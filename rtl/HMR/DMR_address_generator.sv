==> flow/design.v <==
module DMR_address_generator #(
  parameter  int unsigned AddrWidth = 5
)(
  input  logic                 clk_i    ,
  input  logic                 rst_ni   ,
  input  logic                 clear_i  ,
  input  logic                 enable_i ,
  output logic                 done_o   ,
  output logic                 fatal_o  ,
  output logic [AddrWidth-1:0] address_o
);
localparam int unsigned NumAddr = 2 ** (AddrWidth - 1);
localparam int unsigned NumVotingSignals = 3;
localparam int unsigned NumTMRResults = 1;
localparam int unsigned ArrayWidth = NumVotingSignals + NumTMRResults;
logic addr_count_err;
logic [NumVotingSignals-1:0] addr_count_rst;
logic [ArrayWidth-1:0][AddrWidth-1:0] addr_count;
generate
  for (genvar i = 0; i < NumVotingSignals; i++) begin : gen_addr_ffs
    always_ff @(posedge clk_i, negedge  rst_ni) begin : address_generator_counter
      if (~rst_ni)
        addr_count [i] <= '1;
      else begin
        if (clear_i || addr_count_rst [i])
          addr_count [i] <= '1;
        else if (enable_i)
          addr_count [i] <= addr_count [i] + 1;
        else
          addr_count [i] <= addr_count [i];
      end
    end
  assign addr_count_rst [i] = ( addr_count [i] == NumAddr/2 - 1) ? 1'b1 : 1'b0;
  end
endgenerate
bitwise_TMR_voter #(
  .DataWidth ( AddrWidth ),
  .VoterType ( 0         )
) address_counter_voter (
  .a_i         ( addr_count [0] ),
  .b_i         ( addr_count [1] ),
  .c_i         ( addr_count [2] ),
  .majority_o  ( addr_count [3] ),
  .error_o     ( addr_count_err ),
  .error_cba_o (        )
);
assign address_o = addr_count [3];  
assign fatal_o = addr_count_err;  
assign done_o = |addr_count_rst;
endmodule : DMR_address_generator
module TMR_voter #(
  parameter int unsigned VoterType = 2  
) (
  input  logic a_i,
  input  logic b_i,
  input  logic c_i,
  output logic majority_o
);
  if (VoterType == 0) begin : gen_classical_mv
    assign majority_o = (a_i & b_i) | (a_i & c_i) | (b_i & c_i);
  end else if (VoterType == 1) begin : gen_kp_mv
    logic n_1, n_2, p;
    assign n_1 = a_i ^ b_i;
    assign n_2 = b_i ^ c_i;
    assign p = n_1 & ~n_2;
    assign majority_o = p ? c_i : a_i;
  end else if (VoterType == 2) begin : gen_bn_mv
    logic n;
    assign n = a_i ^ b_i;
    assign majority_o = n ? c_i : b_i;
  end else begin : gen_unsupported
    $fatal(1, "Please select a valid VoterType.\n");
  end
endmodule
module TMR_voter_detect #(
  parameter int unsigned VoterType = 0  
) (
  input  logic a_i,
  input  logic b_i,
  input  logic c_i,
  output logic majority_o,
  output logic [2:0] error_cba_o  
);
  TMR_voter #(
    .VoterType ( VoterType )
  ) i_voter (
    .a_i,
    .b_i,
    .c_i,
    .majority_o
  );
  assign error_cba_o[0] = (a_i ^ majority_o);
  assign error_cba_o[1] = (b_i ^ majority_o);
  assign error_cba_o[2] = (c_i ^ majority_o);
endmodule
module bitwise_TMR_voter #(
  parameter int unsigned DataWidth = 32,
  parameter int unsigned VoterType = 2  
) (
  input  logic [DataWidth-1:0] a_i,
  input  logic [DataWidth-1:0] b_i,
  input  logic [DataWidth-1:0] c_i,
  output logic [DataWidth-1:0] majority_o,
  output logic                 error_o,  
  output logic [          2:0] error_cba_o  
);
  logic [DataWidth-1:0] err_a_all, err_b_all, err_c_all;
  for (genvar i = 0; i < DataWidth; i++) begin : gen_bit_voters
    TMR_voter_detect #(
      .VoterType ( VoterType )
    ) i_voter (
      .a_i (a_i[i]),
      .b_i (b_i[i]),
      .c_i (c_i[i]),
      .majority_o ( majority_o[i] ),
      .error_cba_o( { err_c_all[i], err_b_all[i], err_a_all[i] } )
    );
  end
  assign error_cba_o[0] = |err_a_all;
  assign error_cba_o[1] = |err_b_all;
  assign error_cba_o[2] = |err_c_all;
  TMR_voter #(
    .VoterType(0)
  ) i_triple_mismatch (
    .a_i(error_cba_o[0]),
    .b_i(error_cba_o[1]),
    .c_i(error_cba_o[2]),
    .majority_o (error_o)
  );
endmodule
# ---- Tool chain data of DMR_address_generator
# Tool output for the design above, in the order of the flow.
# Line numbers count from 1 in the design file above.
# Operators carry their Yosys type and port widths (W data, S select, Z words).
# Cell names lack the library's common part.
# The mark -- stands for no value.
dict set report design {
  design {DMR_address_generator}
  clk_port {clk_i}
  library {sky130hd}
  pvt_corner {tt_025C_1v80}
}

# ---- Elaborated design
# Counts by Yosys on the flattened word-level netlist (proc, flatten, opt, wreduce; memories kept). Register bits leave out memories and registers merged into their read ports (data or address). Print and check cells are left out. Cells with the same type and inputs are merged into one.
dict set report bits {
  clocked_rd_ports_x_width 0
  mem_bits_ro 0
  wordCells 73
  latch_bits 0
  n_memories 0
  inputBits 4
  mem_bits_rw 0
  out_inout_bits 7
  register_bits 15
}
dict set report classes {
  div_mod_pow 0
  n_cmp 0
  n_reduce_logical 10
  logic 45
  n_mux 9
  shift 0
  n_addsub 3
  n_mul 0
  n_eq 3
}
# cell count
set ops {}
lappend ops {{$mux W5} 6}
lappend ops {{$and A1 B1 Y1} 18}
lappend ops {{$xor A1 B1 Y1} 15}
lappend ops {{$add A5 B1 Y5 const B} 3}
lappend ops {{$eq A5 B3 Y1 const B} 3}
lappend ops {{$reduce_or A5 Y1} 3}
lappend ops {{$or A1 B1 Y1} 12}
lappend ops {{$reduce_bool A2 Y1} 3}
lappend ops {{$logic_or A1 B1 Y1} 3}
lappend ops {{$reduce_or A3 Y1} 1}
lappend ops {{$mux W1} 3}

# ---- Depth
# Yosys ltp: most cells in a row. Word level: on the elaborated netlist, between registers, memories and ports. Mapped: between sequential cells and ports; inverters and the memories' decode and read muxes count.
dict set report logic_depth {
  ltp_word 8
  ABC_AREA 0
  ltp_mapped 5
  depth_no_buf 5
}

# ---- Synthesis result
# The flow's flattened synthesis, as Yosys stat reports it; memories are mapped. The netlist is that of the ABC_AREA named above (0 if unset); the other value can give another one.
# The area totals of this step are shown rounded.
dict set report mapped {
  area_um2 1200
  buf_cells 20
  seqArea_um2 390
  ff_cells 15
  cell_count 143
}
# type count type_area_um2
set by_type {}
lappend by_type {dfstp_2 15 394.128}
lappend by_type {nand2_1 18 67.565}
lappend by_type {a21oi_1 11 55.053}
lappend by_type {nor3b_1 7 52.55}
lappend by_type {buf_2 10 50.048}
lappend by_type {nor2_1 13 48.797}
lappend by_type {and3b_1 5 43.792}
lappend by_type {xnor2_1 5 43.792}
lappend by_type {buf_4 5 37.536}
lappend by_type {ha_1 3 37.536}
lappend by_type {xor2_1 4 35.034}
lappend by_type {buf_6 3 33.782}
lappend by_type {nand4_1 5 31.28}
lappend by_type {o22ai_1 5 31.28}
lappend by_type {a2111oi_2 2 30.029}
lappend by_type {mux2i_1 3 30.029}
lappend by_type {o21a_1 4 30.029}
lappend by_type {nand2b_1 4 25.024}
# Other cell types: 12; their cells: 21.
# The figures by module come from a second, unflattened synthesis with its own total; it is not the netlist above.
dict set report unflattened {
  cells_unflattened 102
  hier_area_um2 1000
}
# Each row is one instance without its submodules.
# module n_inst mod_area_um2 seq_area_um2 n_cells
set by_module {}
lappend by_module {DMR_address_generator 1 780 390 72}
lappend by_module {{TMR_voter_detect #(VoterType=0)} 5 26 0.0 3}
lappend by_module {{TMR_voter #(VoterType=0)} 5 11 0.0 1}
lappend by_module {bitwise_TMR_voter 1 38 0.0 9}
lappend by_module {{TMR_voter #(VoterType=0)} 1 11 0.0 1}

# ---- Timing after synthesis
# Path of least setup slack by OpenSTA after synthesis, without wires, with an ideal clock, recovery checks aside; 20% of the period is set as input and as output delay. Where synthesis merged equal registers, the netlist keeps one of their names.
dict set report synth_path {
  path_kind {flip-flop to output port}
  start {reg addr_count}
  end {out fatal_o}
  t_first_pin_ns 0.000
  setup_slack_ns 0.172
  path_buffers 1
  driving_pins 6
  arrival_ns 1.588
  required_ns 1.760
  period_ns 2.2
  delay_ns 1.588
  out_delay_ns 0.440
  period_less_setup_slack_ns 2.028
}
# "delay_ns" = arrival - input delay + setup time.
# At an output port there is no setup time.
# "driving_pins" counts driving pins, that of a launching flip-flop among them; a cell with two outputs on the path counts twice.
# "period_less_setup_slack_ns" is the clock period less the worst setup slack; recovery checks do not enter. This is arithmetic on one report: input and output delays are still those of the set period (20% each).
# Where an end lacks its bit number, it is one bit of the signal, or one of the new flip-flops if synthesis recoded a state register.
# Between the ends stands the longest chain of elaborated cells between them, by number of cells; it is not shown to be the way that was timed. Of several equally long chains one is given.
# A line is the first line of the expression or statement that the cell stems from. Yosys adds cells for indexed reads and writes and turns some case tables into memories.
# A register here has more assigning lines than the two given.
dict set report synth_via {
  path_cell_list {dfstp_2 > clkbuf_2 > and3b_1 > a2111oi_2 > nand4_1 > maj3_2}
  elab_chain_cells 8
  cone_cells 15
  cone_lines 7
  cone_classes {12 x logic; 3 x reduce/logical}
}
# item line_no
set synth_rtl {}
lappend synth_rtl {{start: declaration} 18} ;# logic [ArrayWidth-1:0][AddrWidth-1:0] addr_count;
lappend synth_rtl {{start: assignment} 28} ;# addr_count [i] <= addr_count [i] + 1;
lappend synth_rtl {{start: assignment} 30} ;# addr_count [i] <= addr_count [i];
lappend synth_rtl {{$and A1 B1 Y1} 60} ;# assign majority_o = (a_i & b_i) | (a_i & c_i) | (b_i & c_i);
lappend synth_rtl {{$or A1 B1 Y1 x2} 60}
lappend synth_rtl {{$xor A1 B1 Y1} 92} ;# assign error_cba_o[0] = (a_i ^ majority_o);
lappend synth_rtl {{$reduce_or A5 Y1} 119} ;# assign error_cba_o[0] = |err_a_all;
lappend synth_rtl {{$and A1 B1 Y1} 60}
lappend synth_rtl {{$or A1 B1 Y1 x2} 60}
lappend synth_rtl {{end: declaration} 9} ;# output logic                 fatal_o  ,

# ---- Timing after layout
# From the final timing report of run 1: the path of least setup slack in the routed layout; clock arrival at registers is part of the times.
dict set report layout_path {
  path_kind {flip-flop to output port}
  start {reg addr_count}
  end {out fatal_o}
  path_buffers 3
  period_ns 2.43
  out_delay_ns 0.49
  driving_pins 8
  required_ns 1.94
  setup_slack_ns -0.16
  arrival_ns 2.10
  t_first_pin_ns 0.29
}
# Where an end lacks its bit number, it is one bit of the signal, or one of the new flip-flops if synthesis recoded a state register.
# Between the ends stands the longest chain of elaborated cells between them, by number of cells; it is not shown to be the way that was timed. Of several equally long chains one is given.
# A register here has more assigning lines than the two given.
dict set report layout_via {
  path_cell_list {dfstp_2 > buf_8 > buf_12 > o21a_1 > o22ai_2 > or3_4 > maj3_2 > buf_6}
  elab_chain_cells 8
  cone_cells 15
  cone_lines 7
  cone_classes {12 x logic; 3 x reduce/logical}
}
# item line_no
set layout_rtl {}
lappend layout_rtl {{start: declaration} 18} ;# logic [ArrayWidth-1:0][AddrWidth-1:0] addr_count;
lappend layout_rtl {{start: assignment} 28} ;# addr_count [i] <= addr_count [i] + 1;
lappend layout_rtl {{start: assignment} 30} ;# addr_count [i] <= addr_count [i];
lappend layout_rtl {{$and A1 B1 Y1} 60} ;# assign majority_o = (a_i & b_i) | (a_i & c_i) | (b_i & c_i);
lappend layout_rtl {{$or A1 B1 Y1 x2} 60}
lappend layout_rtl {{$xor A1 B1 Y1} 92} ;# assign error_cba_o[0] = (a_i ^ majority_o);
lappend layout_rtl {{$reduce_or A5 Y1} 119} ;# assign error_cba_o[0] = |err_a_all;
lappend layout_rtl {{$and A1 B1 Y1} 60}
lappend layout_rtl {{$or A1 B1 Y1 x2} 60}
lappend layout_rtl {{end: declaration} 9} ;# output logic                 fatal_o  ,

Module DMR_address_generator, platform sky130hd: 2 stored runs of the flow (Yosys, OpenROAD) with differing settings, in no particular order. Input and output delays are each 20% of the period that was set; the output load is 0.01 pF.
"timing.achieved_period_ns" = clock period - worst setup slack. The figure is calculated, with input and output delays left at 20% of the set period.
"timing.worst_path_ns" means the part of the period allowed to the worst setup path (the constraints hold back 20% at inputs and 20% at outputs) less its slack; where the path has registers, the arrival times of their clocks count too.
"totalPower_uw" rests on the timing tool's default activity at the inputs, not on a simulated workload.
Results are given in rounded form.

# run 1
==> flow/run.sh <==
#!/bin/bash
# the make line also repeats the synthesis and layout settings of config.mk as NAME=value (left out here)
make -C /OpenROAD-flow-scripts/flow DESIGN_CONFIG=/design/flow/config.mk WORK_HOME=/design/flow/orfs CLKGATE_MAP_FILE= finish
==> flow/config.mk <==
export PLATFORM = sky130hd
export DESIGN_NAME = DMR_address_generator
export DESIGN_NICKNAME = DMR_address_generator
export VERILOG_FILES = /design/flow/design.v
export SDC_FILE = /design/flow/constraint.sdc
export NUM_CORES = 4
export LEC_CHECK = 0
export ABC_AREA = 0
export CAP_MARGIN = 20
export CELL_PAD_IN_SITES_DETAIL_PLACEMENT = 2
export CELL_PAD_IN_SITES_GLOBAL_PLACEMENT = 2
export CORE_MARGIN = 2
export CORE_UTILIZATION = 34
export GPL_ROUTABILITY_DRIVEN = 1
export GPL_TIMING_DRIVEN = 0
export HOLD_SLACK_MARGIN = 0.05
export MAX_ROUTING_LAYER = met4
export MIN_ROUTING_LAYER = met1
export PLACE_DENSITY_LB_ADDON = 0.2
export SLEW_MARGIN = 35
==> flow/constraint.sdc <==
create_clock -name core_clock -period 2.43 [get_ports {clk_i}]
set_input_delay 0.4860 -clock core_clock [delete_from_list [all_inputs] [get_ports {clk_i}]]
set_output_delay 0.4860 -clock core_clock [all_outputs]
set_load 0.01 [all_outputs]

==> run 1: results <==
fin_ws_ns=-0.16
totalPower_uw=1000
worst_hold_slack_ns=0.67
die_footprint_um2=4000
timing.worst_path_ns=2.10
timing.worst_path_kind="flip-flop to output port"
synthArea_um2=1200
fin_util_pct=44
timing.achieved_period_ns=2.590
fin_tns_ns=-0.16
post_route_stdcell_area_um2=1500

# run 2
==> flow/run.sh <==
#!/bin/bash
# the make line also repeats the synthesis and layout settings of config.mk as NAME=value (left out here)
make -C /OpenROAD-flow-scripts/flow DESIGN_CONFIG=/design/flow/config.mk WORK_HOME=/design/flow/orfs CLKGATE_MAP_FILE= finish
==> flow/config.mk <==
export PLATFORM = sky130hd
export DESIGN_NAME = DMR_address_generator
export DESIGN_NICKNAME = DMR_address_generator
export VERILOG_FILES = /design/flow/design.v
export SDC_FILE = /design/flow/constraint.sdc
export NUM_CORES = 4
export LEC_CHECK = 0
export CAP_MARGIN = 20
export CORE_ASPECT_RATIO = 0.61
export CORE_MARGIN = 2
export CORE_UTILIZATION = 60
export CTS_CLUSTER_DIAMETER = 183
export CTS_CLUSTER_SIZE = 88
export GPL_TIMING_DRIVEN = 1
export PLACE_DENSITY_LB_ADDON = 0.03
export SLEW_MARGIN = 30
==> flow/constraint.sdc <==
create_clock -name core_clock -period 2.65 [get_ports {clk_i}]
set_input_delay 0.5300 -clock core_clock [delete_from_list [all_inputs] [get_ports {clk_i}]]
set_output_delay 0.5300 -clock core_clock [all_outputs]
set_load 0.01 [all_outputs]

==> run 2: results <==
fin_ws_ns=0.082
totalPower_uw=870
worst_hold_slack_ns=0.65
die_footprint_um2=2400
timing.worst_path_ns=2.04
timing.worst_path_kind="flip-flop to output port"
synthArea_um2=1200
fin_util_pct=74
timing.achieved_period_ns=2.568
fin_tns_ns=0.000
post_route_stdcell_area_um2=1400
